==> flow/design.v <==
module dps_controller #(
  parameter integer SYNC_STAGES    = 2,
  parameter integer REQUIRE_LOCKED = 0
)(
  input  wire psclk_i,
  input  wire rstn_i,
  input  wire toggle_i,
  input  wire dir_i,
  input  wire [7:0] steps_per_toggle_i,
  input  wire locked_i,
  input  wire psdone_i,
  output reg  psen_o,
  output reg  psincdec_o,
  output reg signed [15:0] total_steps_o
);
  reg [SYNC_STAGES-1:0] step_sync;
  reg [SYNC_STAGES-1:0] dir_sync;
  reg [7:0] steps_sync [0:SYNC_STAGES-1];
  integer i;
  always @(posedge psclk_i) begin
    if (!rstn_i) begin
      for (i=0; i<SYNC_STAGES; i=i+1) begin
        step_sync[i]   <= 1'b0;
        dir_sync[i]    <= 1'b0;
        steps_sync[i]  <= 8'd0;
      end
    end else begin
      step_sync <= {step_sync[SYNC_STAGES-2:0], toggle_i};
      dir_sync  <= {dir_sync[SYNC_STAGES-2:0],  dir_i};
      steps_sync[0] <= steps_per_toggle_i;
      for (i=1; i<SYNC_STAGES; i=i+1) begin
        steps_sync[i] <= steps_sync[i-1];
      end
    end
  end
  wire       step_s  = step_sync[SYNC_STAGES-1];
  wire       dir_s   = dir_sync[SYNC_STAGES-1];
  wire [7:0] steps_s = steps_sync[SYNC_STAGES-1];
  reg step_s_d;
  always @(posedge psclk_i) begin
    if (!rstn_i) step_s_d <= 1'b0;
    else      step_s_d <= step_s;
  end
  wire step_toggle = step_s ^ step_s_d;
  wire gate_ok = (REQUIRE_LOCKED == 0) ? 1'b1 : locked_i;
  localparam S_IDLE = 2'd0;
  localparam S_WAIT = 2'd2;
  reg [1:0] state;
  reg [7:0] steps_left;
  reg       dir_latched;
  reg [7:0] steps_latched;
  always @(posedge psclk_i) begin
    if (!rstn_i) begin
      state         <= S_IDLE;
      steps_left    <= 8'd0;
      dir_latched   <= 1'b0;
      steps_latched <= 8'd0;
      psen_o          <= 1'b0;
      psincdec_o      <= 1'b0;
      total_steps_o   <= 16'sd0;
    end else begin
      psen_o <= 1'b0;
      case (state)
        S_IDLE: begin
          if (gate_ok && step_toggle) begin
            dir_latched   <= dir_s;
            steps_latched <= steps_s;
            if (steps_s != 8'd0) begin
              psincdec_o   <= dir_s;
              steps_left <= steps_s;
              psen_o  <= 1'b1;
              state <= S_WAIT;
            end
          end
        end
        S_WAIT: begin
          if (psdone_i) begin
            if (dir_latched)
              total_steps_o <= total_steps_o + 16'sd1;
            else
              total_steps_o <= total_steps_o - 16'sd1;
            if (steps_left == 8'd1) begin
              steps_left <= 8'd0;
              state      <= S_IDLE;
            end else begin
              steps_left <= steps_left - 8'd1;
              psincdec_o   <= dir_latched;
              psen_o       <= 1'b1;
              state      <= S_WAIT;
            end
          end
        end
        default: state <= S_IDLE;
      endcase
    end
  end
endmodule
Tool chain data of dps_controller
The steps from the RTL of dps_controller to its reports follow in flow order.
Line numbers count from 1 in the design file above.
Library cell names are shortened.
The mark n/a stands for no value.

inputs
  design top = dps_controller
  clock input = psclk_i
  library = sky130hd
  corner = tt_025C_1v80

Word-level counts
Counts by Yosys on the flattened word-level netlist (proc, flatten, opt, wreduce). Print and check cells are left out. Cells with the same type and inputs are merged into one.

bit counts
  register bits after elaboration = 50
  input bits = 14
  output and inout port bits = 18
  elaborated cells = 50

operators by class
  add/sub/neg operators = 3
  equality and inequality tests = 6
  multiplexer cells = 21
  bitwise operators = 1
  reduce/logical cells = 8

operators by type and width
  operator                                                       count
  8-bit 2-to-1 mux                                               4
  16-bit by 2-bit adder with 16-bit output with constant B       1
  16-bit by 2-bit subtractor with 16-bit output with constant B  1
  8-bit parallel mux with 2-bit select                           1
  16-bit 2-to-1 mux                                              1
  2-bit != test with constant B                                  4
  8-bit by 1-bit subtractor with 8-bit output with constant B    1
  8-bit by 1-bit == test with 1-bit output with constant B       1
  8-bit nonzero test                                             1
  2-bit 2-to-1 mux                                               4
  1-bit 2-to-1 mux                                               8
  5-bit AND reduction                                            1
  2-bit AND reduction                                            2
  4-bit AND reduction                                            1
  2-bit parallel mux with 2-bit select                           1
  1-bit parallel mux with 2-bit select                           2
  3-bit AND reduction                                            1
  2-bit == test with constant B                                  1
  2-bit zero test                                                1
  2-bit nonzero test                                             1
  1-bit bitwise XOR                                              1

Logic depth
Yosys ltp: most cells in a row. Word level: on the elaborated netlist, between registers, memories and ports. Mapped: between sequential cells and ports; inverters and the memories' decode and read muxes count.

logic depth
  depth in word-level cells = 4
  ABC_AREA = 0
  gate-level depth with buffers = 8

Netlist
The flow's flattened synthesis, as Yosys stat reports it; memories are mapped. The netlist is that of the ABC_AREA named above (0 if unset); the other value can give another one.

cell types
  cell       count  total area (um^2)
  dfxtp_1    50     1000.96
  ha_1       16     200.192
  and2_1     30     187.68
  a21o_1     13     97.594
  nand2_1    23     86.333
  a21oi_1    14     70.067
  nand3_1    14     70.067
  xor2_1     7      61.309
  xnor2_1    6      52.55
  o21ai_1    10     50.048
  o21ai_0    9      45.043
  nor2_1     11     41.29
  o211a_1    4      40.038
  nand2b_1   6      37.536
  nor2b_1    6      37.536
  clkbuf_1   9      33.782
  inv_1      9      33.782
  o2bb2ai_1  3      26.275

Not listed: further types 37, cells in them 52.

mapped netlist
  cell count = 292
  synthesis area = 2627.5 um^2
  mapped flip-flops = 50
  buffers = 12

Path before layout
OpenSTA on the mapped netlist: ideal clock, no wires. The path of least setup slack (recovery checks aside). Input and output delay are each 20% of the period. Register names are those of the netlist, which keeps one name where synthesis merged equal registers.

timing path post-synthesis
  path kind = reg2reg
  start = register dir_latched
  end = register total_steps_o[14]
  clock period = 2.16 ns
  library setup time = 0.118 ns
  arrival time = 2.107 ns
  required time = 2.042 ns
  slack = -0.066 ns
  delay of the path = 2.225 ns
  stages on the path = 9
  synthesis period reached = 2.226 ns

"delay of the path" is the arrival time less input delay plus setup time.
"stages on the path": output pins that drive a net of the path, with the launching flip-flop's if there is one; two outputs of one cell count as two.
"synthesis period reached" = period - worst setup slack (recovery checks aside). The figure is calculated, with input and output delays left at 20% of the set period.
Between the ends stands the longest chain of elaborated cells between them, by number of cells; it is not shown to be the way that was timed. Of several equally long chains one is given.
A line is the first line of the expression or statement that the cell stems from. Yosys adds cells for indexed reads and writes and turns some case tables into memories.
A register here has more assigning lines than the two given.

between the ends, post-synthesis
  cell sequence = dfxtp_1 inv_1 ha_1 a21o_1 a2111oi_2 nand3_1 a41oi_2 xor2_1 o21ai_1
  length of the longest elaborated chain = 1

ends and longest elaborated chain, post-synthesis
  item               RTL line  text
  from (decl)        50        reg       dir_latched;
  from (assign)      56        dir_latched   <= 1'b0;
  from (assign)      66        dir_latched   <= dir_s;
  16-bit 2-to-1 mux  78        if (dir_latched)
  to (assign)        79        total_steps_o <= total_steps_o + 16'sd1;
  to (assign)        81        total_steps_o <= total_steps_o - 16'sd1;
  to (decl)          14        output reg signed [15:0] total_steps_o

Worst path after layout
From the final timing report of run 1: the path of least setup slack in the routed layout; clock arrival at registers is part of the times.

timing path post-layout
  path kind = reg2reg
  start = register dir_latched
  end = register total_steps_o[15]
  clock period = 1.63 ns
  library setup time = 0.08 ns
  arrival time = 2.49 ns
  required time = 1.87 ns
  slack = -0.61 ns
  stages on the path = 9

Between the ends stands the longest chain of elaborated cells between them, by number of cells; it is not shown to be the way that was timed. Of several equally long chains one is given.
A register here has more assigning lines than the two given.

between the ends, post-layout
  cell sequence = dfxtp_4 inv_8 ha_4 o211ai_1 o211ai_1 a31oi_2 o21ai_1 mux2i_1 mux2i_1
  length of the longest elaborated chain = 1

ends and longest elaborated chain, post-layout
  item               RTL line  text
  from (decl)        50        reg       dir_latched;
  from (assign)      56        dir_latched   <= 1'b0;
  from (assign)      66        dir_latched   <= dir_s;
  16-bit 2-to-1 mux  78        if (dir_latched)
  to (assign)        79        total_steps_o <= total_steps_o + 16'sd1;
  to (assign)        81        total_steps_o <= total_steps_o - 16'sd1;
  to (decl)          14        output reg signed [15:0] total_steps_o

Memo
Re: implementation data of dps_controller

Below are 2 stored runs of the flow (Yosys, OpenROAD; platform sky130hd) on dps_controller, each with its settings and what was measured, unordered. Constraints: input delay and output delay 20% of the set period each, output load 0.01 pF.
By "achieved clock period (ns)" is meant the clock period of the run minus its worst setup slack. This is arithmetic on one report: input and output delays are still those of the set period (20% each).
By "worst setup path time (ns)" is meant the share of the clock period that the worst setup path is allowed (20% is reserved at inputs, 20% at outputs), minus its slack. Clock arrival times at its registers enter into it.
"finish__power__total" is the tool's figure for a default switching activity; nothing was simulated.

settings of run 1
{
  "period_ns": 1.63,
  "CORE_UTILIZATION": 60,
  "PLACE_DENSITY_LB_ADDON": 0.3,
  "CORE_MARGIN": 2,
  "ABC_AREA": 0,
  "GPL_TIMING_DRIVEN": 1,
  "GPL_ROUTABILITY_DRIVEN": 0,
  "SLEW_MARGIN": 5,
  "CAP_MARGIN": 20
}
report of run 1
yosys chip area after synthesis (um^2): 2627.5
finish__design__die__area: 4924.5
finish__design__instance__area__stdcell: 3832.4
finish__design__instance__utilization: 0.8925
finish__timing__setup__ws: -0.613
finish__timing__setup__tns: -5.182
finish__timing__hold__ws: 0.447
finish__power__total: 3.427e-03
achieved clock period (ns): 2.243
worst setup path time (ns): 2.24
worst setup path kind: reg2reg

settings of run 2
{
  "period_ns": 1.89,
  "CORE_UTILIZATION": 49,
  "CORE_ASPECT_RATIO": 0.96,
  "CORE_MARGIN": 8,
  "TNS_END_PERCENT": 55,
  "CTS_CLUSTER_DIAMETER": 284,
  "CAP_MARGIN": 40,
  "SLEW_MARGIN": 20
}
report of run 2
yosys chip area after synthesis (um^2): 2627.5
finish__design__die__area: 7962.0
finish__design__instance__area__stdcell: 3560.9
finish__design__instance__utilization: 0.6799
finish__timing__setup__ws: -0.126
finish__timing__setup__tns: -0.364
finish__timing__hold__ws: 0.438
finish__power__total: 2.724e-03
achieved clock period (ns): 2.016
worst setup path time (ns): 2.02
worst setup path kind: reg2reg
