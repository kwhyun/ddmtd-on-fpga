==> flow/design.v <==
module ddmtd
#(
  parameter integer COUNTER_BIT_WIDTH = 16                 
)
(
  input  wire rst_n_ddmtdclk_i,
  input  wire clk_a_i,                                     
  input  wire clk_b_i,                                     
  input  wire clk_ddmtd_i,                                 
  input  wire [15:0]  deglitch_threshold_i,                
  output reg signed [COUNTER_BIT_WIDTH-1:0] phase_diff_o,
  output reg                                phase_diff_p_o   
);
  localparam [1:0] PD_WAIT_TAG = 2'd0;
  localparam [1:0] PD_WAIT_A   = 2'd1;
  localparam [1:0] PD_WAIT_B   = 2'd2;
  reg [1:0] pd_state;
  wire [COUNTER_BIT_WIDTH-1:0] tag_a;
  wire [COUNTER_BIT_WIDTH-1:0] tag_b;
  wire tag_a_p;
  wire tag_b_p;
  reg  [COUNTER_BIT_WIDTH-1:0] temp;
  deglitcher #(
    .COUNTER_BIT_WIDTH(COUNTER_BIT_WIDTH)
  ) deglitcher_inst_a (
    .rst_n_ddmtdclk_i        (rst_n_ddmtdclk_i),
    .clk_in_i                (clk_a_i),
    .clk_ddmtd_i             (clk_ddmtd_i),
    .deglitch_threshold_i    (deglitch_threshold_i),
    .tag_o                   (tag_a),
    .tag_p_o                 (tag_a_p)
  );
  deglitcher #(
    .COUNTER_BIT_WIDTH(COUNTER_BIT_WIDTH)
  ) deglitcher_inst_b (
    .rst_n_ddmtdclk_i        (rst_n_ddmtdclk_i),
    .clk_in_i                (clk_b_i),
    .clk_ddmtd_i             (clk_ddmtd_i),
    .deglitch_threshold_i    (deglitch_threshold_i),
    .tag_o                   (tag_b),
    .tag_p_o                 (tag_b_p)
  );
always @(posedge clk_ddmtd_i) begin
    if (!rst_n_ddmtdclk_i) begin
      phase_diff_o    <= {COUNTER_BIT_WIDTH{1'b0}};
      temp            <= {COUNTER_BIT_WIDTH{1'b0}};
      phase_diff_p_o  <= 1'b0;
      pd_state        <= PD_WAIT_TAG;
    end else begin
      case (pd_state)
        PD_WAIT_TAG: begin
          if (tag_a_p && tag_b_p) begin
            phase_diff_o    <= (tag_a - tag_b);
            phase_diff_p_o  <= 1'b1;
          end else if (tag_a_p) begin
            temp            <= tag_a;
            phase_diff_p_o  <= 1'b0;
            pd_state        <= PD_WAIT_B;
          end else if (tag_b_p) begin
            temp            <= (~tag_b) + {{(COUNTER_BIT_WIDTH-1){1'b0}},1'b1};
            phase_diff_p_o  <= 1'b0;
            pd_state        <= PD_WAIT_A;
          end else begin
            phase_diff_p_o  <= 1'b0;
          end
        end
        PD_WAIT_A: begin
          if (tag_a_p) begin
            phase_diff_o    <= temp + tag_a;
            phase_diff_p_o  <= 1'b1;
            pd_state        <= PD_WAIT_TAG;
          end else begin
            phase_diff_p_o  <= 1'b0;
          end
        end
        PD_WAIT_B: begin
          if (tag_b_p) begin
            phase_diff_o    <= temp - tag_b;
            phase_diff_p_o  <= 1'b1;
            pd_state        <= PD_WAIT_TAG;
          end else begin
            phase_diff_p_o  <= 1'b0;
          end
        end
        default: begin
          pd_state          <= PD_WAIT_TAG;
          phase_diff_p_o    <= 1'b0;
        end
      endcase
    end
  end
endmodule
module deglitcher
#(
  parameter integer COUNTER_BIT_WIDTH = 16
)
(
  input  wire                         rst_n_ddmtdclk_i,
  input  wire                         clk_in_i,
  input  wire                         clk_ddmtd_i,
  input  wire [15:0]                  deglitch_threshold_i,
  output reg  [COUNTER_BIT_WIDTH-1:0] tag_o,
  output reg                          tag_p_o
);
  localparam [1:0] WAIT_STABLE_0 = 2'd0;           
  localparam [1:0] WAIT_EDGE     = 2'd1;           
  localparam [1:0] GOT_EDGE      = 2'd2;           
  reg [1:0] state;
  reg [15:0] stab_cntr;                            
  reg [COUNTER_BIT_WIDTH-1:0] free_cntr;              
  reg [COUNTER_BIT_WIDTH-1:0] tag_int;               
  wire clk_sampled;                                
  sampler sampler_inst (
    .clk_in_i                   (clk_in_i),
    .rst_n_ddmtdclk_i           (rst_n_ddmtdclk_i),
    .clk_ddmtd_i                (clk_ddmtd_i),
    .clk_sampled_o              (clk_sampled)
  );
  always @(posedge clk_ddmtd_i) begin
    if (!rst_n_ddmtdclk_i) begin
      free_cntr <= {COUNTER_BIT_WIDTH{1'b0}};
    end else begin
      free_cntr <= free_cntr + {{(COUNTER_BIT_WIDTH-1){1'b0}},1'b1};
    end
  end
  always @(posedge clk_ddmtd_i) begin
    if (!rst_n_ddmtdclk_i) begin
      stab_cntr         <= 16'd0;
      state             <= WAIT_STABLE_0;
      tag_p_o           <= 1'b0;
      tag_int           <= {COUNTER_BIT_WIDTH{1'b0}};
      tag_o             <= {COUNTER_BIT_WIDTH{1'b0}};
    end
    else begin
      case (state)
        WAIT_STABLE_0: begin
          tag_p_o <= 1'b0;
          if (clk_sampled != 1'b0)
            stab_cntr   <= 16'd0;
          else
            stab_cntr   <= stab_cntr + 16'd1;
          if (stab_cntr == deglitch_threshold_i)
            state       <= WAIT_EDGE;
        end
        WAIT_EDGE: begin
          tag_p_o <= 1'b0;
          if (clk_sampled != 1'b0) begin
            state       <= GOT_EDGE;
            tag_int     <= free_cntr;
            stab_cntr   <= 16'd0;
          end
        end
        GOT_EDGE: begin
          if (clk_sampled == 1'b0)
            tag_int     <= tag_int + {{(COUNTER_BIT_WIDTH-1){1'b0}},1'b1};
          if (stab_cntr == deglitch_threshold_i) begin
            state       <= WAIT_STABLE_0;
            tag_p_o     <= 1'b1;      
            tag_o       <= tag_int;   
            stab_cntr   <= 16'd0;
          end else if (clk_sampled == 1'b0) begin
            stab_cntr   <= 16'd0;
          end else begin
            stab_cntr   <= stab_cntr + 16'd1;
          end
        end
        default: begin
          state <= WAIT_STABLE_0;
        end
      endcase
    end
  end
endmodule
module sampler
(
  input  wire       clk_in_i,            
  input  wire       rst_n_ddmtdclk_i,    
  input  wire       clk_ddmtd_i,         
  output reg       clk_sampled_o         
);
  reg  clk_i_d0;
  reg  clk_i_d1;
  reg  clk_i_d2;
  always @(posedge clk_ddmtd_i) begin
    if (!rst_n_ddmtdclk_i) begin
    clk_i_d0 <= 1'b0;
    clk_i_d1 <= 1'b1;
    clk_i_d2 <= 1'b1;
    end
    else begin
    clk_i_d0      <= clk_in_i;
    clk_i_d1      <= ~clk_i_d0;  
    clk_i_d2      <= clk_i_d1;
    clk_sampled_o <= clk_i_d2;
    end
  end
endmodule
From RTL to reports: ddmtd
Tool output for the design above, in the order of the flow. Lines are those of the file above, counted from 1. Operators: Yosys type, input widths -> output width; for muxes data width and select width s. Cell names lack the library's common part. Not given: -

Top module: ddmtd. Clock port: clk_ddmtd_i. Standard-cell library: sky130hd. Timing corner: tt_025C_1v80.

Elaborated design
Yosys after proc, flatten, opt, wreduce and memory -nomap, before mapping. Memory bits, and registers merged into a memory's read port (data or address), are not among the register bits. Print and check cells are not counted. Equal cells are merged and count once.

The figure for elaborated cells is 130. The figure for output and inout bits is 17. The figure for bits of input ports is 20. For register bits after elaboration the number is 177.

For reduce/logical cells the number is 27. Eq/ne operators: 21. The entry for bitwise gates (word level) reads 4. The entry for $add $sub $neg reads 10. The figure for muxes and demuxes is 44.

Operators by type and width (number): $mux 16 (17); $pmux 16 s3 (3); $add 16x1->16 const B (7); $pmux 16 s2 (2); $sub 16x16->16 (2); $eq 16x16->1 (2); $mux 2 (11); $pmux 2 s3 (3); $add 16x16->16 (1); $not 16->16 (1); $reduce_and 3->1 (5); $ne 2x1->1 const B (6); $ne 2x2->1 const B (6); $reduce_and 2->1 (6); $reduce_bool 2->1 (5); $reduce_bool 3->1 (3); $reduce_and 4->1 (2); $eq 2x1->1 const B (3); $eq 2x2->1 const B (3); $logic_not 2->1 (3); $mux 1 (5); $reduce_or 2->1 (2); $pmux 1 s2 (2); $not 1->1 (3); $ne 3x1->1 const B (1); $pmux 1 s3 (1); $logic_and 1x1->1 (1).

Longest topological paths
Depth = most cells in a row (Yosys ltp): at word level without a register or memory, in the mapped netlist without a sequential cell, where the memories' decode and read muxes count.

The figure for depth after elaboration is 4. ABC_AREA: 0. The entry for gate-level depth with buffers reads 16. Under mapped depth without buffers stands 16.

Netlist
Yosys stat after the flow's synthesis: flattened, memories mapped to cells. It holds for the ABC_AREA given above (unset counts as 0); a run with the other value may have another netlist. Totals and module areas in this step are rounded.

Cell types: dfxtp_1 (number 178, total area 3.56E+03 um2); xnor2_1 (number 79, total area 691.914 um2); ha_1 (number 41, total area 512.992 um2); xor2_1 (number 55, total area 481.712 um2); nand2_1 (number 120, total area 450.432 um2); nor2_1 (number 110, total area 412.896 um2); a21oi_1 (number 77, total area 385.37 um2); o21ai_0 (number 76, total area 380.365 um2); and2_1 (number 54, total area 337.824 um2); nand3_1 (number 64, total area 320.307 um2); nor2b_1 (number 37, total area 231.472 um2); clkbuf_1 (number 60, total area 225.216 um2); mux2i_1 (number 22, total area 220.211 um2); a21boi_0 (number 28, total area 210.202 um2); o211a_1 (number 18, total area 180.173 um2); nand4_1 (number 26, total area 162.656 um2); inv_1 (number 41, total area 153.898 um2); nor3_1 (number 30, total area 150.144 um2).

Other cell types: 42; their cells: 183.

For mapped flip-flops the number is 180. The entry for area of sequential cells reads 3600 um2. Standard cells after synthesis: 1299. Mapped area: 11000 um2. The entry for buffer cells reads 67.

By module: a second synthesis without flattening, with its own total; a netlist apart from the flattened one above.

Cells (unflattened synthesis): 1376. Under area total of the unflattened synthesis stands 11000 um2.

Rows give one instance, submodules left out.

By module: deglitcher #(COUNTER_BIT_WIDTH=16) (area 3500 um2, cells 429, sequential area 1400 um2, times used 2); ddmtd (area 3700 um2, cells 504, sequential area 720 um2, times used 1); sampler (area 110 um2, cells 7, sequential area 90 um2, times used 2).

Path before layout
Source: OpenSTA report_checks on the synthesized netlist (no wires, ideal clock, input and output delay 20% of the period each), path of least setup slack; recovery checks are left aside. Register names are those of the netlist, which keeps one name where synthesis merged equal registers.

Kind: register to register. From: register deglitcher_inst_a.tag_o[7]. To: register phase_diff_o[15]. Under clock period stands 3980 ps. Under data required time stands 3910 ps. The entry for path delay reads 3257 ps. For buffers on the path the number is 0. The figure for setup time is 70 ps. The figure for arrival time is 3187 ps. For path slack the number is 724 ps. Stages on the path: 14. The figure for launch time at the first pin is 0 ps. The entry for period reached after synthesis reads 3256 ps.

"path delay" = arrival - input delay + setup time. "stages on the path" counts driving pins, that of a launching flip-flop among them; a cell with two outputs on the path counts twice. "period reached after synthesis" is the clock period less the worst setup slack; recovery checks do not enter. This is arithmetic on one report: input and output delays are still those of the set period (20% each). The rows between start and end are the longest chain of elaborated cells between them; the timing report does not say that the signal goes this way. Where chains are equally long, one stands for them. A line is the first line of the expression or statement that the cell stems from. Yosys adds cells for indexed reads and writes and turns some case tables into memories. A register here has more assigning lines than the two given.

Cell sequence: dfxtp_1 > or4_4 > nor4_1 > xor2_1 > nor2_1 > a21oi_1 > ha_1 > a21o_1 > a21oi_1 > o21ai_0 > a211oi_1 > a21oi_1 > or3b_1 > a21oi_1. Under cells in the longest elaborated chain stands 3. Elaborated cells on any way between the ends: 5. The figure for source lines of those cells is 5. Classes of those cells: add/sub: 2; mux: 3.

RTL lines, path post-synthesis: start: declaration (RTL line 102) `output reg  [COUNTER_BIT_WIDTH-1:0] tag_o,`; start: assignment (RTL line 132) `tag_o             <= {COUNTER_BIT_WIDTH{1'b0}};`; start: assignment (RTL line 159) `tag_o       <= tag_int;`; $add 16x16->16 (RTL line 69) `phase_diff_o    <= temp + tag_a;`; $mux 16 (RTL line 68) `if (tag_a_p) begin`; $pmux 16 s3 (RTL line 50) `case (pd_state)`; end: assignment (RTL line 53) `phase_diff_o    <= (tag_a - tag_b);`; end: assignment (RTL line 69); end: declaration (RTL line 11) `output reg signed [COUNTER_BIT_WIDTH-1:0] phase_diff_o,`.

Worst path after layout
From the final timing report of entry A: the path of least setup slack in the routed layout; clock arrival at registers is part of the times. The report prints the path's times to 10 ps; the period is as set.

Kind: register to register. From: register deglitcher_inst_a.tag_o[2]. To: register phase_diff_o[15]. Under clock period stands 5090 ps. The figure for launch time at the first pin is 450 ps. Under data required time stands 5480 ps. Stages on the path: 15. The figure for setup time is 60 ps. For path slack the number is 1630 ps. For buffers on the path the number is 1. The figure for arrival time is 3850 ps.

The rows between start and end are the longest chain of elaborated cells between them; the timing report does not say that the signal goes this way. Where chains are equally long, one stands for them. A register here has more assigning lines than the two given.

Cell sequence: dfxtp_1 > nor4_4 > nor4b_4 > buf_4 > xor2_1 > nor2_1 > a21oi_1 > ha_1 > and4_1 > a21bo_2 > a31oi_4 > mux2i_2 > a21oi_1 > or3b_1 > a21oi_1. Under cells in the longest elaborated chain stands 3. Elaborated cells on any way between the ends: 5. The figure for source lines of those cells is 5. Classes of those cells: add/sub: 2; mux: 3.

RTL lines, path post-layout: start: declaration (RTL line 102) `output reg  [COUNTER_BIT_WIDTH-1:0] tag_o,`; start: assignment (RTL line 132) `tag_o             <= {COUNTER_BIT_WIDTH{1'b0}};`; start: assignment (RTL line 159) `tag_o       <= tag_int;`; $add 16x16->16 (RTL line 69) `phase_diff_o    <= temp + tag_a;`; $mux 16 (RTL line 68) `if (tag_a_p) begin`; $pmux 16 s3 (RTL line 50) `case (pd_state)`; end: assignment (RTL line 53) `phase_diff_o    <= (tag_a - tag_b);`; end: assignment (RTL line 69); end: declaration (RTL line 11) `output reg signed [COUNTER_BIT_WIDTH-1:0] phase_diff_o,`.

Subject: ddmtd on sky130hd, stored results

Hello all,

Flow measurements of ddmtd on sky130hd: 2 stored runs with different settings, listed in no order. Input and output delays are each 20% of the period that was set; the output load is 0.01 pF. "clock period reached": clock period set for the run, less the worst setup slack. It is reckoned from that one timing run; input and output delays stay at 20% of the period that was set. "worst path time": the worst setup path's part of the clock period (all of it between registers, 20% less for each end at a port) less its slack. A launch clock that arrives late makes it longer, a capture clock that arrives late makes it shorter. "total power after layout": no workload was simulated; the value follows from the tool's default switching activity. "worst path time" is given in steps of 10 ps. The results are shown rounded.

Files of entry A:
==> flow/run.sh <==
#!/bin/bash
# the make line also repeats the synthesis and layout settings of config.mk as NAME=value (left out here)
make -C /OpenROAD-flow-scripts/flow DESIGN_CONFIG=/design/flow/config.mk WORK_HOME=/design/flow/orfs CLKGATE_MAP_FILE= finish
==> flow/config.mk <==
export PLATFORM = sky130hd
export DESIGN_NAME = ddmtd
export DESIGN_NICKNAME = ddmtd
export VERILOG_FILES = /design/flow/design.v
export SDC_FILE = /design/flow/constraint.sdc
export NUM_CORES = 4
export LEC_CHECK = 0
export ABC_AREA = 0
export CAP_MARGIN = 20
export CORE_ASPECT_RATIO = 0.7
export CORE_MARGIN = 2
export CORE_UTILIZATION = 29
export CTS_CLUSTER_DIAMETER = 82
export PLACE_DENSITY = 0.5
export SETUP_SLACK_MARGIN = 1.41
export SLEW_MARGIN = 20
==> flow/constraint.sdc <==
create_clock -name core_clock -period 5.09 [get_ports {clk_ddmtd_i}]
set_input_delay 1.0180 -clock core_clock [delete_from_list [all_inputs] [get_ports {clk_ddmtd_i}]]
set_output_delay 1.0180 -clock core_clock [all_outputs]
set_load 0.01 [all_outputs]

Results of entry A. The chip area after synthesis (Yosys) comes to 11000 um2. The area of the die comes to 38000 um2. The final utilization comes to 0.33. For the lowest setup slack the run shows 1600 ps. The sum of negative setup slack comes to 0 ps. The worst hold slack in the final report comes to 370 ps. The total power after layout reads 0.0029 W. The clock period reached reads 3461 ps. The worst path time reads 3460 ps. Kind of the worst setup path: register to register.

Files of entry B:
==> flow/run.sh <==
#!/bin/bash
# the make line also repeats the synthesis and layout settings of config.mk as NAME=value (left out here)
make -C /OpenROAD-flow-scripts/flow DESIGN_CONFIG=/design/flow/config.mk WORK_HOME=/design/flow/orfs CLKGATE_MAP_FILE= finish
==> flow/config.mk <==
export PLATFORM = sky130hd
export DESIGN_NAME = ddmtd
export DESIGN_NICKNAME = ddmtd
export VERILOG_FILES = /design/flow/design.v
export SDC_FILE = /design/flow/constraint.sdc
export NUM_CORES = 4
export LEC_CHECK = 0
export CAP_MARGIN = 20
export CORE_MARGIN = 2
export CORE_UTILIZATION = 34
export SLEW_MARGIN = 20
==> flow/constraint.sdc <==
create_clock -name core_clock -period 3.58 [get_ports {clk_ddmtd_i}]
set_input_delay 0.7160 -clock core_clock [delete_from_list [all_inputs] [get_ports {clk_ddmtd_i}]]
set_output_delay 0.7160 -clock core_clock [all_outputs]
set_load 0.01 [all_outputs]

Results of entry B. The chip area after synthesis (Yosys) comes to 11000 um2. The area of the die comes to 32000 um2. The final utilization comes to 0.39. For the lowest setup slack the run shows 280 ps. The sum of negative setup slack comes to 0 ps. The worst hold slack in the final report comes to 380 ps. The total power after layout reads 0.004 W. The clock period reached reads 3302 ps. The worst path time reads 3300 ps. Kind of the worst setup path: register to register.

Thanks
